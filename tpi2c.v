==> flow/design.v <==
module tpi2c
#(
	parameter NS2009_DELAY = 8'h10,
	parameter NS2009_POLLP = 8'h40,
	parameter NS2009_WADDR = 8'h90,
	parameter NS2009_RADDR = 8'h91,
	parameter NS2009_LOW_POWER_READ_X  = 8'hC0,
	parameter NS2009_LOW_POWER_READ_Y  = 8'hD0,
	parameter NS2009_LOW_POWER_READ_Z1 = 8'hE0
)
(
	input resetb, 
	input clk,
	input sda_in,
	input scl_in,
	output reg sda_out,
	output reg scl_out,
	input  we,
	input[1:0] addr,
	input[31:0] din,
	output[31:0] dout
);
reg[7:0] smstate;
reg wtrg;
reg rtrg;
reg[7:0] iaddr;
reg[7:0] wdata;
reg[15:0] xdata,ydata,zdata;
reg[7:0] i2ccnt;
reg[7:0] i2cmode;
reg[7:0] i2cbit;
reg[7:0] i2cstep;
reg[7:0] i2csend[3:0];
reg[7:0] i2crecv[3:0];
reg      i2cack;
reg[7:0] i2cwait;
assign dout[31:0] = (addr[1:0] == 2'b00 ? {24'h0 ,smstate[7:0]} :
                    (addr[1:0] == 2'b01 ? {16'h0 ,xdata} :
                    (addr[1:0] == 2'b10 ? {16'h0 ,ydata} :
                    (addr[1:0] == 2'b11 ? {16'h0 ,zdata} : 32'b0))));
always@(posedge clk) begin
	if (resetb == 1'b0) begin
		smstate <= 8'h0 ;
	end
	else
	begin
		if (smstate == 8'h0) begin
			if (i2cstep == 0) begin		
				if ((we) && (addr[1:0] == 2'b00)) begin
					smstate <= 8'h1;
					xdata   <= 16'h0;
					ydata   <= 16'h0;
					zdata   <= 16'h0;										
				end
			end
		end
		else
		if (smstate == 8'h1) begin
			if (i2cstep == 0) begin
				wtrg    <= 1'b1 ;
				iaddr   <= NS2009_WADDR ;
				wdata   <= NS2009_LOW_POWER_READ_Z1 ;
				smstate <= 8'h2 ;
			end
		end
		else
		if (smstate == 8'h2) begin
			if (i2cstep != 0) begin
				wtrg    <= 1'b0 ;
				smstate <= 8'h3 ;
			end
		end
		else
		if (smstate == 8'h3) begin
			if (i2cstep == 0) begin
				rtrg    <= 1'b1 ;
				iaddr   <= NS2009_RADDR ;
				smstate <= 8'h4 ;
			end
		end
		else
		if (smstate == 8'h4) begin
			if (i2cstep != 0) begin
				rtrg    <= 1'b0 ;
				smstate <= 8'h5 ;
			end
		end
		else
		if (smstate == 8'h5) begin
			if (i2cstep == 0) begin
				zdata   <= {4'b0,i2crecv[1][7:4],i2crecv[1][3:0],i2crecv[0][7:4]};
				wtrg    <= 1'b1 ;
				iaddr   <= NS2009_WADDR ;
				wdata   <= NS2009_LOW_POWER_READ_X ;
				smstate <= 8'h6 ;
			end
		end
		else
		if (smstate == 8'h6) begin
			if (i2cstep != 0) begin
				wtrg    <= 1'b0 ;
				smstate <= 8'h7 ;
			end
		end
		else
		if (smstate == 8'h7) begin
			if (i2cstep == 0) begin
				rtrg    <= 1'b1 ;
				iaddr   <= NS2009_RADDR ;
				smstate <= 8'h8 ;
			end
		end
		else
		if (smstate == 8'h8) begin
			if (i2cstep != 0) begin
				rtrg    <= 1'b0 ;
				smstate <= 8'h9 ;
			end
		end
		else
		if (smstate == 8'h9) begin
			if (i2cstep == 0) begin
				xdata   <= {4'b0,i2crecv[1][7:4],i2crecv[1][3:0],i2crecv[0][7:4]};
				wtrg    <= 1'b1 ;
				iaddr   <= NS2009_WADDR ;
				wdata   <= NS2009_LOW_POWER_READ_Y ;
				smstate <= 8'hA ;
			end
		end
		else
		if (smstate == 8'hA) begin
			if (i2cstep != 0) begin
				wtrg    <= 1'b0 ;
				smstate <= 8'hB ;
			end
		end
		else
		if (smstate == 8'hB) begin
			if (i2cstep == 0) begin
				rtrg    <= 1'b1 ;
				iaddr   <= NS2009_RADDR ;
				smstate <= 8'hC ;
			end
		end
		else
		if (smstate == 8'hC) begin
			if (i2cstep != 0) begin
				rtrg    <= 1'b0 ;
				smstate <= 8'hD ;
			end
		end
		else
		if (smstate == 8'hD) begin
			if (i2cstep == 0) begin
				ydata   <= {4'b0,i2crecv[1][7:4],i2crecv[1][3:0],i2crecv[0][7:4]};
				smstate <= 8'h0 ;  
			end
		end
	end
end
always@(posedge clk) begin
	if (resetb == 1'b0) begin
		i2ccnt  <= 8'b0;
		i2cmode <= 8'b0;
		i2cbit  <= 8'b0;
		i2cstep <= 8'b0;
		sda_out <= 1'b1;
		scl_out <= 1'b1;
		i2cwait <= 8'h0;
	end else begin
		if (i2cstep == 8'h0) begin
			if (wtrg) begin
				i2csend[0] <= iaddr;  
				i2csend[1] <= wdata;  
				i2cmode    <= 8'h2;	      
				i2ccnt     <= 8'h0;
				i2cbit     <= 8'h0;
				scl_out    <= 1'b1;
				sda_out    <= 1'b0;
				i2cstep   <= 8'h1;
				i2cwait   <= 8'h0;
			end else
			if (rtrg) begin
				i2crecv[0] <= 8'b0;
				i2crecv[1] <= 8'b0;
				i2crecv[2] <= 8'b0;
				i2crecv[3] <= 8'b0;
				i2csend[0] <= iaddr;  
				i2csend[1] <= 8'h0;  
				i2cmode    <= 8'h1;	 
				i2ccnt     <= 8'h0;
				i2cbit     <= 8'h0;
				i2crecv[0] <= 8'b0;
				i2crecv[1] <= 8'b0;
				i2crecv[2] <= 8'b0;
				i2crecv[3] <= 8'b0;
				scl_out    <= 1'b1;
				sda_out    <= 1'b0;
				i2cstep    <= 8'h1;
				i2cwait    <= 8'h0;
			end
		end
		else  
		if (i2cstep == 8'h1) begin
			scl_out <= 1'b0;  
			i2cstep <= 4'h2;		
		end
		else  
		if (i2cstep == 8'h2) begin
			if (scl_in == 1'b0) begin  
				if (i2ccnt == 8'h0) begin
					i2cstep <= 8'h3;   
				end else begin
					if (i2cmode == 8'h1) begin  
						i2cstep <= 8'h4;   
					end else begin  
						i2cstep <= 8'h3;   
					end
				end 				
			end
		end
		else  
		if (i2cstep == 8'h3) begin
			sda_out <= i2csend[i2ccnt[1:0]][8'h7-i2cbit];  
			i2cwait <= NS2009_DELAY;
			i2cstep <= 8'h35;
		end
		else  
		if (i2cstep == 8'h35) begin
			if (i2cwait > 8'h0) begin
				i2cwait <= i2cwait - 8'h1;
			end else begin
				scl_out <= 1'b1 ;  
				i2cstep <= 8'h5;
			end
		end
		else  
		if (i2cstep == 8'h4) begin
			i2cwait <= NS2009_DELAY;
			i2cstep <= 8'h45;
		end
		else  
		if (i2cstep == 8'h45) begin
			if (i2cwait > 8'h0) begin
				i2cwait <= i2cwait - 8'h1;
			end else begin
				i2crecv[2'b10-i2ccnt[1:0]][8'h7-i2cbit] <= sda_in ;
				scl_out <= 1'b1 ;  
				i2cstep <= 8'h5;
			end
		end
		else  
		if (i2cstep == 8'h5) begin
			if (scl_in == 1'b1) begin
				if (i2cbit == 8'h7) begin
					i2cwait <= NS2009_DELAY;
					i2cstep <= 8'h56;
				end else begin
					i2cbit  <= i2cbit + 8'h1;
					i2cwait <= NS2009_DELAY;
					i2cstep <= 8'h51;
				end
			end
		end
		else
		if (i2cstep == 8'h51) begin
			if (i2cwait > 8'h0) begin
				i2cwait <= i2cwait - 8'h1;
			end else begin
				i2cstep <= 8'h1;
			end
		end
		else
		if (i2cstep == 8'h56) begin
			if (i2cwait > 8'h0) begin
				i2cwait <= i2cwait - 8'h1;
			end else begin
				i2cstep <= 8'h6;
			end
		end
		else
		if (i2cstep == 8'h6) begin
			scl_out <= 1'b0;  
			i2cstep <= 8'h7;
		end			
		else
		if (i2cstep == 8'h7) begin
			if (scl_in == 1'b0) begin
				if ((i2cmode == 8'h1) && (i2ccnt == 8'h1)) begin  
					sda_out <= 1'b0;  
				end else begin
					sda_out <= 1'b1;  
				end
				i2cstep <= 8'h8;
			end
		end			
		else
		if (i2cstep == 8'h8) begin
			scl_out <= 1'b1;  
			i2cack  <= sda_in;
			i2cstep <= 8'h9;
		end
		else
		if (i2cstep == 8'h9) begin
			if (scl_in == 1'b1) begin  
				i2cwait <= NS2009_DELAY;
				i2cstep <= 8'h9A;
			end
		end
		else
		if (i2cstep == 8'h9A) begin
			if (i2cwait > 8'h0) begin
				i2cwait <= i2cwait - 8'h1;
			end else begin
				i2cstep <= 8'hA;
			end
		end
		else
		if (i2cstep == 8'hA) begin
			scl_out <= 1'b0;  
			sda_out <= 1'b1;  
			if (i2cmode == 8'h2) begin  
				if (i2ccnt == 8'h1) begin  
					i2cstep <= 8'hF;  
				end else begin
					i2ccnt <= i2ccnt + 1;
					i2cbit <= 8'h0;   
					i2cstep <= 8'h1;
				end 				
			end else begin
				if (i2ccnt == 8'h2) begin  
					i2cstep <= 8'hF;  
				end else begin
					i2ccnt <= i2ccnt + 1;
					i2cbit <= 8'h0;   
					i2cstep <= 8'h1;
				end 								
			end
		end
		else
		if (i2cstep == 8'hF) begin
			scl_out <= 1'b1;  
			i2cwait <= NS2009_POLLP;
			i2cstep <= 8'hFF;  
		end
		else
		if (i2cstep == 8'hFF) begin
			if (scl_in == 1'b1) begin  
				sda_out <= 1'b1;  
				if (i2cwait > 8'h0) begin
					i2cwait <= i2cwait - 8'h1;
				end else begin
					i2cstep <= 8'h0;  
				end				
			end
		end
	end
end
endmodule
From RTL to reports: tpi2c --
The steps from the RTL of tpi2c to its reports follow in flow order. Lines are those of the file above, counted from 1. Library cell names are shortened. The mark -- stands for no value.
Design: top tpi2c, clock clk, library sky130hd, corner tt_025C_1v80

Elaborated design --
Yosys after proc, flatten, opt, wreduce and memory -nomap, before mapping. Print and check cells are not counted. Equal cells are merged and count once. Memory sizes are those after Yosys's memory passes, which may raise the word count (mostly to a power of two), join words into wider ones and drop unused or constant bits.
Operators by class: add/subtract/negate cells 5, magnitude comparators 1, eq/ne operators 147, shift operators 3, mux-type cells 299, bitwise logic cells 4, reductions and logical operators 42
Operators by type and width (number):
- 2-to-1 mux 8 bit | 175
- 2-to-1 mux 16 bit | 37
- inequality test 3 bit (second input constant) | 29
- == test 8 x 4 -> 1 bit (second input constant) | 10
- == test 8 x 3 -> 1 bit (second input constant) | 9
- 2-to-1 mux 1 bit | 71
- inequality test 2 bit (second input constant) | 29
- == test 8 x 2 -> 1 bit (second input constant) | 6
- inequality test 5 bit (second input constant) | 9
- inequality test 4 bit (second input constant) | 9
- inequality test 9 bit (second input constant) | 4
- AND reduction 16 bit | 2
- == test 8 x 1 -> 1 bit (second input constant) | 4
- case mux 8 bit (select 4 bit) | 1
- inequality test 14 bit (second input constant) | 2
- nonzero test 12 bit | 2
- == test 8 x 7 -> 1 bit (second input constant) | 3
- logical NOT 8 bit | 3
- AND reduction 11 bit | 2
- inequality test 10 bit (second input constant) | 2
- AND reduction 19 bit | 1
- AND reduction 18 bit | 1
- nonzero test 18 bit | 1
- nonzero test 6 bit | 3
- AND reduction 9 bit | 2
- 2-to-1 mux 2 bit | 9
- inequality test 17 bit (second input constant) | 1
- AND reduction 17 bit | 1
Other operator kinds: 43; their cells: 73.
Storage and ports: register bits after elaboration 132, RAM bits 32, memory cells 1, bits of input ports 39, output and inout port bits 34
Memory list:
- i2crecv | words 4, width 8, RTL line 34 | reg[7:0] i2crecv[3:0];

Depth --
Depth = most cells in a row (Yosys ltp): at word level without a register or memory, in the mapped netlist without a sequential cell, where the memories' decode and read muxes count.
Depth: depth after elaboration 21, ABC_AREA 0, gate-level depth with buffers 9

Mapped cells and area --
The flow's flattened synthesis, as Yosys stat reports it; memories are mapped. The netlist is that of the ABC_AREA named above (0 if unset); the other value can give another one. The area totals of this step are shown rounded.
Cells by type (number):
- edfxtp_1 | 71
- dfxtp_1 | 40
- nor2_1 | 53
- o21ai_0 | 33
- buf_4 | 20
- nor2b_1 | 23
- a21oi_1 | 27
- mux4_2 | 6
- nand2_1 | 36
- nand3_1 | 21
- xor2_1 | 12
- mux2_2 | 9
- ha_1 | 8
- mux2i_1 | 8
- clkbuf_1 | 20
- nand4_1 | 12
- a22o_1 | 8
- nand2b_1 | 11
Other cell types: 66; their cells: 185.
Synthesis totals: cell count 603, chip area (Yosys) 6130 sq um, flip-flop cells 111

Timing after synthesis --
Source: OpenSTA report_checks on the synthesized netlist (no wires, ideal clock, input and output delay 20% of the period each), path of least setup slack; recovery checks are left aside. Register names are those of the netlist, which keeps one name where synthesis merged equal registers.
Timing path post-synthesis: path kind input port to flip-flop, from input addr[0], to register zdata[0], period 5530 ps, input delay 1106 ps, library setup time 449 ps, arrival 3613 ps, required time 5081 ps, slack 1469 ps, delay of the path 2956 ps, driving pins on the path 3, period reached after synthesis 4061 ps
"delay of the path" = arrival - input delay + setup time. "driving pins on the path" counts driving pins, that of a launching flip-flop among them; a cell with two outputs on the path counts twice. "period reached after synthesis" = period - worst setup slack (recovery checks aside). The figure is calculated, with input and output delays left at 20% of the set period. The rows between start and end are the longest chain of elaborated cells between them; the timing report does not say that the signal goes this way. Where chains are equally long, one stands for them. A line is the first line of the expression or statement that the cell stems from. Yosys adds cells for indexed reads and writes and turns some case tables into memories. Only ways into the end's enable, where the timed path ends, are counted here.
Between the ends, post-synthesis: cells stage by stage nor4b_1 > nand2_1 > a2111oi_0, cells in the longest elaborated chain 4, elaborated cells between the ends (all ways) 4
Ends and longest elaborated chain, post-synthesis:
- start: declaration | RTL line 19 | input[1:0] addr,
- logical NOT 2 bit | RTL line 49 | if ((we) && (addr[1:0] == 2'b00)) begin
- logical AND 1 bit | RTL line 49
- inequality test 2 x 1 -> 1 bit
- AND reduction 8 bit
- end: assignment | RTL line 53 | zdata <= 16'h0;
- end: assignment | RTL line 91 | zdata <= {4'b0,i2crecv[1][7:4],i2crecv[1][3:0],i2crecv[0][7:4]};
- end: declaration | RTL line 28 | reg[15:0] xdata,ydata,zdata;

Timing after layout --
Path of least setup slack in the final report of stored run 1 (OpenROAD, finished layout, wires in). Where an end is a register, its clock arrival counts in the times. The report prints the path's times to 10 ps; the period is as set.
Timing path after layout: path kind input port to output port, from input addr[1], to output dout[5], period 5890 ps, input delay 1180 ps, arrival 3530 ps, required time 4710 ps, slack 1180 ps, driving pins on the path 4
The rows between start and end are the longest chain of elaborated cells between them; the timing report does not say that the signal goes this way. Where chains are equally long, one stands for them.
Between the ends, after layout: cells stage by stage clkdlybuf4s50_1 > nor2b_1 > a22o_1 > clkdlybuf4s50_1, cells in the longest elaborated chain 5, elaborated cells between the ends (all ways) 8
Ends and longest elaborated chain, after layout:
- start: declaration | RTL line 19 | input[1:0] addr,
- == test 2 bit | RTL line 40 | (addr[1:0] == 2'b11 ? {16'h0 ,zdata} : 32'b0))));
- 2-to-1 mux 16 bit | RTL line 40
- 2-to-1 mux 16 bit | RTL line 39 | (addr[1:0] == 2'b10 ? {16'h0 ,ydata} :
- 2-to-1 mux 16 bit | RTL line 38 | (addr[1:0] == 2'b01 ? {16'h0 ,xdata} :
- 2-to-1 mux 16 bit | RTL line 37 | assign dout[31:0] = (addr[1:0] == 2'b00 ? {24'h0 ,smstate[7:0]} :
- end: declaration | RTL line 21 | output[31:0] dout

Measured results for tpi2c: 2 stored runs of the Yosys and OpenROAD flow on sky130hd. The settings differ; the order carries no meaning. The constraints put input and output delay at 20% of the set period each and load the outputs with 0.01 pF.
By "achieved clock period" is meant the clock period of the run minus its worst setup slack. This is arithmetic on one report: input and output delays are still those of the set period (20% each).
"time used up by the worst setup path": the worst setup path's part of the clock period (all of it between registers, 20% less for each end at a port) less its slack. A launch clock that arrives late makes it longer, a capture clock that arrives late makes it shorter.
"power consumption" rests on the timing tool's default activity at the inputs, not on a simulated workload.
"time used up by the worst setup path" is given in steps of 10 ps.
Values from the reports are rounded here.

* Stored run 1 | settings: period_ns 5.89; CORE_UTILIZATION 72; PLACE_DENSITY 0.89; CORE_MARGIN 7; GPL_TIMING_DRIVEN 1; CTS_CLUSTER_DIAMETER 56; MAX_ROUTING_LAYER met5; CAP_MARGIN 20; SLEW_MARGIN 20 | results: die outline area 11300 sq um; sum of negative setup slack 0 ps; power consumption 2830 uW; time used up by the worst setup path 2350 ps; class of the worst setup path input port to output port; final worst hold slack 457 ps; achieved clock period 4710 ps; area of the standard cells in the finished layout 6470 sq um; final utilization 78.7%; mapped cell area after synthesis 6130 sq um; worst slack on setup checks 1180 ps
* Stored run 2 | settings: period_ns 3.61; CAP_MARGIN 20; CORE_MARGIN 2; CORE_UTILIZATION 40; SLEW_MARGIN 20 | results: die outline area 16300 sq um; mapped cell area after synthesis 6130 sq um; power consumption 4870 uW; area of the standard cells in the finished layout 6740 sq um; final worst hold slack 442 ps; final utilization 44.7%; achieved clock period 3178 ps; worst slack on setup checks 432 ps; sum of negative setup slack 0 ps; time used up by the worst setup path 1730 ps; class of the worst setup path input port to output port
